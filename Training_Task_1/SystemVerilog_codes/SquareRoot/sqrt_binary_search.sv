==> flow/design.v <==
module sqrt_binary_search (
    input  logic        clk,
    input  logic        valid_in,
    input  logic [15:0] x,
    output logic [15:0] x_sqrt,
    output logic        valid_out
);
    typedef enum logic [1:0] {IDLE, PROCESSING, DONE} state_t;
    state_t c_state = IDLE, n_state = IDLE;
    localparam ITERATIONS = 16;
    logic 		   [15:0] low, high, mid;
    logic 		   [15:0] x_reg;
    logic unsigned [4:0]  iterations;
    always_ff @(posedge clk) begin
        c_state <= n_state;
        case (c_state)
            IDLE: begin
                valid_out <= 0;
                iterations <= 0;
                if (valid_in) begin
                    x_reg <= x;
                    high <= x;
                    low <= 0;
                    mid <= x >> 1;
                    n_state <= PROCESSING;
                end else begin
                    n_state <= IDLE;
                    x_reg <= 0;
                end
            end
            PROCESSING: begin
                iterations <= iterations + 1;
                if (iterations > ITERATIONS || ((mid * mid) >> 8) == x_reg) begin
                    n_state <= DONE;
                end else begin
                    n_state <= PROCESSING;
                    if (((mid * mid) >> 8) < x_reg) begin
                        low <= mid;
                    end else begin 
                        high <= mid;
                    end
                    mid <= (high + low) >> 1;
                end
            end    
            DONE: begin 
                valid_out <= 1;
                x_sqrt <= mid;
                n_state <= IDLE;
            end
        endcase
    end
endmodule
# [Step by step through the tools: sqrt_binary_search]
# What the tools print for sqrt_binary_search, step after step.
# Line numbers count from 1 in the design file above.
# Operators: Yosys type, input widths -> output width; for muxes data width and select width s.
# Cell names lack the library's common part.
# Not given: --
[inputs] design="sqrt_binary_search" clock_port="clk" lib="sky130hd" lib_corner="tt_025C_1v80"

# [Elaborated design]
# Yosys after proc, flatten, opt, wreduce and memory -nomap, before mapping. Memory bits, and registers merged into a memory's read port (data or address), are not among the register bits. Print and check cells are not counted. Equal cells are merged and count once.
[bits] wordCells=45 rom_bits=0 ramBits=0 out_inout_bits=17 clocked_rd_ports_x_width=0 input_bits=18 register_bits=90 memories=0 latchBits=0
[op_classes] n_eq=7 multipliers=1 mux=16 n_cmp=2 addsub=2 div_mod_pow=0 shifts=0 reduce_logical=8 logic=0
[ops] op="$mul 16x16->16" n=1
[ops] op="$mux 16" n=8
[ops] op="$pmux 16 s2" n=3
[ops] op="$add 16x16->16" n=1
[ops] op="$lt 8x16->1" n=1
[ops] op="$eq 8x16->1" n=1
[ops] op="$pmux 5 s2" n=1
[ops] op="$ne 2x2->1 const B" n=4
[ops] op="$reduce_and 4->1" n=2
[ops] op="$pmux 2 s3" n=1
[ops] op="$add 5x1->5 const B" n=1
[ops] op="$gt 5x5->1 const B" n=1
[ops] op="$reduce_bool 2->1" n=2
[ops] op="$reduce_and 3->1" n=1
[ops] op="$reduce_bool 3->1" n=1
[ops] op="$eq 2x1->1 const B" n=1
[ops] op="$eq 2x2->1 const B" n=1
[ops] op="$logic_not 2->1" n=1
[ops] op="$pmux 1 s2" n=1
[ops] op="$mux 2" n=1
[ops] op="$logic_or 1x1->1" n=1
[ops] op="$mux 1" n=1

# [Depth]
# Longest topological path by Yosys (ltp), each cell counted once; first at word level (registers and memories cut), then after technology mapping (sequential cells cut; the memories' decode and read muxes count).
[logic_depth] depth_word=5 ABC_AREA=0 mapped_depth=25 depth_no_buf=24

# [Mapped cells and area]
# Source: synth_stat.txt of the flow (Yosys; design flattened, memories mapped). It holds for the ABC_AREA given above (unset counts as 0); a run with the other value may have another netlist.
# Totals and module areas in this step are rounded.
[types] type="edfxtp_1" n=85 type_area_um2=2.55E+03
[types] type="fa_1" n=68 type_area_um2=1.36E+03
[types] type="ha_1" n=74 type_area_um2=925.888
[types] type="inv_1" n=123 type_area_um2=461.693
[types] type="and2_1" n=59 type_area_um2=369.104
[types] type="xnor2_1" n=25 type_area_um2=218.96
[types] type="nand2_1" n=50 type_area_um2=187.68
[types] type="a21o_1" n=14 type_area_um2=105.101
[types] type="xor2_1" n=12 type_area_um2=105.101
[types] type="mux2_2" n=8 type_area_um2=90.086
[types] type="a21oi_1" n=17 type_area_um2=85.082
[types] type="nor2_1" n=22 type_area_um2=82.579
[types] type="o21ai_0" n=14 type_area_um2=70.067
[types] type="clkbuf_1" n=12 type_area_um2=45.043
[types] type="dfxtp_1" n=2 type_area_um2=40.038
[types] type="nand3_1" n=8 type_area_um2=40.038
[types] type="nand2b_1" n=6 type_area_um2=37.536
[types] type="nand4_1" n=6 type_area_um2=37.536
# Other cell types: 37; their cells: 67.
[mapped] n_buf=15 ff_cells=87 seqArea_mm2=0.00259 yosys_area_mm2=0.00732 mapped_cells=672

# [Path before layout]
# OpenSTA on the mapped netlist: ideal clock, no wires. The path of least setup slack (recovery checks aside). Input and output delay are each 20% of the period. Register names are those of the netlist, which keeps one name where synthesis merged equal registers.
[synth_path] path_kind="reg2reg" from="register mid[1]" to="register low[0]" setup_ps=392 setup_slack_ps=1392 path_stages=23 delay_ps=7238 t_first_pin_ps=0 clock_period_ps=8630 t_arrival_ps=6846 required_ps=8238 path_buffers=2 synth_period_reached_ps=7238
# "delay_ps" = arrival - input delay + setup time.
# "path_stages": output pins that drive a net of the path, with the launching flip-flop's if there is one; two outputs of one cell count as two.
# "synth_period_reached_ps" = period - worst setup slack (recovery checks aside). The figure is calculated, with input and output delays left at 20% of the set period.
# Between the ends stands the longest chain of elaborated cells between them, by number of cells; it is not shown to be the way that was timed. Of several equally long chains one is given.
# A line is the first line of the expression or statement that the cell stems from. Yosys adds cells for indexed reads and writes and turns some case tables into memories.
# Only ways into the end's enable, where the timed path ends, are counted here.
[synth_via] cell_sequence="edfxtp_1 buf_2 clkbuf_1 and2_1 fa_1 fa_1 inv_1 fa_1 fa_1 fa_1 fa_1 inv_1 ha_1 or2_2 a2111oi_2 nor3_1 a211oi_2 xnor2_1 ha_1 nand4_1 o31ai_1 or3_1 a21oi_1" elab_chain_len=5 cone_cells=7 classes_between="mul (1); compare (1); eq/ne (3); reduce/logical (2)"
[synth_rtl] item="start, declared" line=11 text="logic [15:0] low, high, mid;"
[synth_rtl] item="start, assigned" line=24 text="mid <= x >> 1;"
[synth_rtl] item="start, assigned" line=42 text="mid <= (high + low) >> 1;"
[synth_rtl] item="$mul 16x16->16" line=33 text="if (iterations > ITERATIONS || ((mid * mid) >> 8) == x_reg) begin"
[synth_rtl] item="$eq 8x16->1" line=33
[synth_rtl] item="$logic_or 1x1->1" line=33
[synth_rtl] item="$ne 2x2->1"
[synth_rtl] item="$reduce_and 4->1"
[synth_rtl] item="end, assigned" line=23 text="low <= 0;"
[synth_rtl] item="end, assigned" line=38 text="low <= mid;"
[synth_rtl] item="end, declared" line=11

# [Worst path after layout]
# From the final timing report of run A: the path of least setup slack in the routed layout; clock arrival at registers is part of the times.
# The path's times are printed in steps of 10 ps; the period is the one set.
[layout_path] path_kind="reg2reg" from="register mid[3]" to="register low[5]" t_first_pin_ps=350 t_arrival_ps=6670 clock_period_ps=5220 setup_ps=280 path_buffers=1 path_stages=22 setup_slack_ps=-1370 required_ps=5290
# Between the ends stands the longest chain of elaborated cells between them, by number of cells; it is not shown to be the way that was timed. Of several equally long chains one is given.
# Only ways into the end's enable, where the timed path ends, are counted here.
[layout_via] cell_sequence="edfxtp_1 and2_4 fa_1 fa_1 inv_2 fa_1 fa_1 fa_1 fa_1 inv_1 ha_2 or2_4 a2111oi_4 nor3_2 a211oi_4 xnor2_4 ha_4 nand4_1 a211oi_2 or3_4 a21oi_4 clkbuf_16" elab_chain_len=5 cone_cells=7 classes_between="mul (1); compare (1); eq/ne (3); reduce/logical (2)"
[layout_rtl] item="start, declared" line=11 text="logic [15:0] low, high, mid;"
[layout_rtl] item="start, assigned" line=24 text="mid <= x >> 1;"
[layout_rtl] item="start, assigned" line=42 text="mid <= (high + low) >> 1;"
[layout_rtl] item="$mul 16x16->16" line=33 text="if (iterations > ITERATIONS || ((mid * mid) >> 8) == x_reg) begin"
[layout_rtl] item="$eq 8x16->1" line=33
[layout_rtl] item="$logic_or 1x1->1" line=33
[layout_rtl] item="$ne 2x2->1"
[layout_rtl] item="$reduce_and 4->1"
[layout_rtl] item="end, assigned" line=23 text="low <= 0;"
[layout_rtl] item="end, assigned" line=38 text="low <= mid;"
[layout_rtl] item="end, declared" line=11

FLOW RESULTS
============

sqrt_binary_search through Yosys and OpenROAD on sky130hd: 2 stored runs, unordered, with their settings and measured results. The constraints put input and output delay at 20% of the set period each and load the outputs with 0.01 pF.
"achievedPeriod_ps" = clock period - worst setup slack. The figure is calculated, with input and output delays left at 20% of the set period.
"timing.worst_path_ps": the worst setup path's part of the clock period (all of it between registers, 20% less for each end at a port) less its slack. A launch clock that arrives late makes it longer, a capture clock that arrives late makes it shorter.
"timing.worst_path_ps" is known to 10 ps.
Values from the reports are rounded here.

[flow] run A: files
==> flow/run.sh <==
#!/bin/bash
# the make line also repeats the synthesis and layout settings of config.mk as NAME=value (left out here)
make -C /OpenROAD-flow-scripts/flow DESIGN_CONFIG=/design/flow/config.mk WORK_HOME=/design/flow/orfs CLKGATE_MAP_FILE= finish
==> flow/config.mk <==
export PLATFORM = sky130hd
export DESIGN_NAME = sqrt_binary_search
export DESIGN_NICKNAME = sqrt_binary_search
export VERILOG_FILES = /design/flow/design.v
export SDC_FILE = /design/flow/constraint.sdc
export NUM_CORES = 4
export LEC_CHECK = 0
export CAP_MARGIN = 20
export CELL_PAD_IN_SITES_GLOBAL_PLACEMENT = 0
export CORE_MARGIN = 2
export CORE_UTILIZATION = 23
export GPL_ROUTABILITY_DRIVEN = 1
export PLACE_DENSITY_LB_ADDON = 0.02
export SETUP_SLACK_MARGIN = -0.4
export SLEW_MARGIN = 0
==> flow/constraint.sdc <==
create_clock -name core_clock -period 5.22 [get_ports {clk}]
set_input_delay 1.0440 -clock core_clock [delete_from_list [all_inputs] [get_ports {clk}]]
set_output_delay 1.0440 -clock core_clock [all_outputs]
set_load 0.01 [all_outputs]

[flow] run A: metrics
[metrics] ys_area_mm2 = 0.00732
[metrics] fin_util_frac = 0.301
[metrics] achievedPeriod_ps = 6594
[metrics] holdWs_ps = 340
[metrics] timing.setup.ws_ps = -1370
[metrics] setupTns_ps = -61900
[metrics] timing.worst_path_ps = 6590
[metrics] timing.worst_path_kind = reg2reg
[metrics] total_die_area_mm2 = 0.0333
[metrics] final_stdcell_area_mm2 = 0.00948

[flow] run B: files
==> flow/run.sh <==
#!/bin/bash
# the make line also repeats the synthesis and layout settings of config.mk as NAME=value (left out here)
make -C /OpenROAD-flow-scripts/flow DESIGN_CONFIG=/design/flow/config.mk WORK_HOME=/design/flow/orfs CLKGATE_MAP_FILE= finish
==> flow/config.mk <==
export PLATFORM = sky130hd
export DESIGN_NAME = sqrt_binary_search
export DESIGN_NICKNAME = sqrt_binary_search
export VERILOG_FILES = /design/flow/design.v
export SDC_FILE = /design/flow/constraint.sdc
export NUM_CORES = 4
export LEC_CHECK = 0
export CAP_MARGIN = 20
export CORE_MARGIN = 2
export CORE_UTILIZATION = 40
export SETUP_SLACK_MARGIN = 0.4
export SLEW_MARGIN = 20
==> flow/constraint.sdc <==
create_clock -name core_clock -period 7.34 [get_ports {clk}]
set_input_delay 1.4680 -clock core_clock [delete_from_list [all_inputs] [get_ports {clk}]]
set_output_delay 1.4680 -clock core_clock [all_outputs]
set_load 0.01 [all_outputs]

[flow] run B: metrics
[metrics] timing.worst_path_ps = 6720
[metrics] timing.worst_path_kind = reg2reg
[metrics] fin_util_frac = 0.477
[metrics] timing.setup.ws_ps = 622
[metrics] final_stdcell_area_mm2 = 0.00858
[metrics] ys_area_mm2 = 0.00732
[metrics] holdWs_ps = 341
[metrics] total_die_area_mm2 = 0.0194
[metrics] setupTns_ps = 0
[metrics] achievedPeriod_ps = 6718
